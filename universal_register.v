==> flow/design.v <==
module universal_register(Q, Load, Options, clk);
input [7:0]Load;
input clk;
output reg [7:0]Q;
input [2:0]Options;
reg a;
always @(posedge clk)
begin
if(Options==0)  
    Q <= Load;
else if(Options==1)  
    Q <= Q;
else if(Options ==2)  
    Q <= Q<<1;
else if(Options ==3)  
Q <= Q>>1;
else if(Options ==4)  
    begin
    a=Q[0];
    Q <= Q>>1;
    Q[7]<=a;
    end
else if(Options ==5)  
    begin
    a=Q[7];
    Q <= Q<<1;
    Q[0]<=a;
    end
else
    Q<=0;  
end
endmodule
-- From RTL to reports: universal_register
What the tools print for universal_register, step after step.
Lines are those of the file above, counted from 1.
Operators: Yosys type, input widths -> output width; for muxes data width and select width s.
Cell names lack the library's common part.
Not given: n/a
- top: universal_register
- clock input: clk
- standard-cell library: sky130hd
- library corner: tt_025C_1v80

-- After elaboration
Counts by Yosys on the flattened word-level netlist (proc, flatten, opt, wreduce; memories kept). Register bits leave out memories and registers merged into their read ports (data or address). Print and check cells are left out. Cells with the same type and inputs are merged into one.
- output and inout bits at 8
- bits of input ports at 12
- register bits after elaboration at 8
- equality and inequality tests: 6
- mux-type cells at 18
- noted reduce/logical cells: 1
- operators with widths (cell ; count):
    $mux 6 ; 6
    $mux 1 ; 12
    $eq 3x2->1 const B ; 2
    $eq 3x3->1 const B ; 2
    $eq 3x1->1 const B ; 1
    $logic_not 3->1 ; 1
    $ne 2x2->1 const B ; 1

-- Longest topological paths
Depth = most cells in a row (Yosys ltp): at word level without a register or memory, in the mapped netlist without a sequential cell, where the memories' decode and read muxes count.
- depth after elaboration: 7
- ABC_AREA: 0
- depth in mapped cells: 4

-- Mapped cells and area
Yosys stat after the flow's synthesis: flattened, memories mapped to cells. It holds for the ABC_AREA given above (unset counts as 0); a run with the other value may have another netlist.
- mapped cells: 52
- chip area (Yosys) at 584.3 um^2
- mapped flip-flops at 8
- cell types (cell type ; count ; total area (um^2)):
    edfxtp_1 ; 8 ; 240.23
    a221oi_1 ; 6 ; 52.55
    mux2_4 ; 3 ; 45.043
    mux2_2 ; 3 ; 33.782
    a21oi_1 ; 6 ; 30.029
    a22oi_1 ; 4 ; 30.029
    a2bb2oi_1 ; 2 ; 17.517
    nor2b_4 ; 1 ; 13.763
    buf_6 ; 1 ; 11.261
    nand2_1 ; 3 ; 11.261
    mux2i_1 ; 1 ; 10.01
    a22o_1 ; 1 ; 8.758
    nor2b_2 ; 1 ; 8.758
    a211oi_1 ; 1 ; 7.507
    a21boi_0 ; 1 ; 7.507
    a21o_1 ; 1 ; 7.507
    buf_4 ; 1 ; 7.507
    clkbuf_1 ; 2 ; 7.507
Not listed: further types 6, cells in them 6.

-- Worst setup path after synthesis
OpenSTA on the mapped netlist: ideal clock, no wires. The path of least setup slack (recovery checks aside). Input and output delay are each 20% of the period. Register names are those of the netlist, which keeps one name where synthesis merged equal registers.
- path kind: input-to-reg
- start: in Options[0]
- end: reg Q[0]
- noted slack: 0.353 ns
- noted arrival time: 1.084 ns
- required time at 1.437 ns
- delay of the path at 1.039 ns
- noted launch time at the first pin: 0.348 ns
- noted period: 1.74 ns
- driving pins on the path at 3
- library setup time: 0.303 ns
- noted input delay: 0.348 ns
- synthesis period reached: 1.387 ns
"delay of the path" = arrival - input delay + setup time.
"driving pins on the path": output pins that drive a net of the path, with the launching flip-flop's if there is one; two outputs of one cell count as two.
"synthesis period reached" is the clock period less the worst setup slack; recovery checks do not enter. This is arithmetic on one report: input and output delays are still those of the set period (20% each).
The rows between start and end are the longest chain of elaborated cells between them; the timing report does not say that the signal goes this way. Where chains are equally long, one stands for them.
A line is the first line of the expression or statement that the cell stems from. Yosys adds cells for indexed reads and writes and turns some case tables into memories.
At most two assigning lines are given for a register; there are more.
Only ways into the end's enable, where the timed path ends, are counted here.
- path through: clkbuf_1 > clkbuf_1 > nand2_1
- length of the longest elaborated chain at 2
- RTL lines, path after synthesis (what ; RTL line ; source):
    start, declared ; 5 ; input [2:0]Options;
    $logic_not 3->1 ; 9 ; if(Options==0)
    $ne 2x2->1 ; n/a ;
    end, assigned ; 10 ; Q <= Load;
    end, assigned ; 14 ; Q <= Q<<1;
    end, declared ; 4 ; output reg [7:0]Q;

-- Path in the finished layout
From the final timing report of record 1: the path of least setup slack in the routed layout; clock arrival at registers is part of the times.
- path kind: reg-to-reg
- start: reg Q[7]
- end: reg Q[6]
- noted launch time at the first pin: 0.26 ns
- driving pins on the path at 4
- library setup time: 0.25 ns
- noted period: 1.14 ns
- required time at 1.15 ns
- noted slack: -0.16 ns
- noted arrival time: 1.31 ns
The rows between start and end are the longest chain of elaborated cells between them; the timing report does not say that the signal goes this way. Where chains are equally long, one stands for them.
At most two assigning lines are given for a register; there are more.
- path through: edfxtp_1 > mux2_4 > a221oi_2 > a21oi_1
- length of the longest elaborated chain at 5
- RTL lines, path post-layout (what ; RTL line ; source):
    start, declared ; 4 ; output reg [7:0]Q;
    start, assigned ; 10 ; Q <= Load;
    start, assigned ; 14 ; Q <= Q<<1;
    $mux 6 ; 17 ; else if(Options ==4)
    $mux 6 ; 15 ; else if(Options ==3)
    $mux 6 ; 13 ; else if(Options ==2)
    $mux 6 ; 11 ; else if(Options==1)
    $mux 6 ; 9 ; if(Options==0)
    end, assigned ; 10 ;
    end, assigned ; 14 ;
    end, declared ; 4 ;

Module universal_register, platform sky130hd: 2 stored runs of the flow (Yosys, OpenROAD) with differing settings, in no particular order. Input and output delays are each 20% of the period that was set; the output load is 0.01 pF.
"worst setup path time" = time allowed to the worst setup path (clock period - input delay - output delay, where it has them) - its slack; a late launch clock adds to it, a late capture clock takes from it.

Record 1
Settings were period_ns = 1.14; CORE_UTILIZATION = 29; PLACE_DENSITY_LB_ADDON = 0.23; CELL_PAD_IN_SITES_DETAIL_PLACEMENT = 0; CTS_CLUSTER_DIAMETER = 127; CAP_MARGIN = 25; MIN_ROUTING_LAYER = met2; CORE_MARGIN = 2; SLEW_MARGIN = 20
- noted the post-synthesis cell area: 584.3 um^2
- full die area at 2389.7 um^2
- std-cell area (final layout) at 1011.0 um^2
- worst setup slack after layout: -0.156 ns
- final worst hold slack: 0.548 ns
- noted the worst setup path time: 1.30 ns
- critical path kind: reg-to-reg

Record 2
Settings were period_ns = 1.81; CORE_UTILIZATION = 64; SETUP_SLACK_MARGIN = -0.18; PLACE_DENSITY_LB_ADDON = 0.04; CORE_ASPECT_RATIO = 0.7; GPL_TIMING_DRIVEN = 1; GPL_ROUTABILITY_DRIVEN = 0; SLEW_MARGIN = 25; CAP_MARGIN = 20; CORE_MARGIN = 2
- no final report: floorplanning broke off with PDN-0185
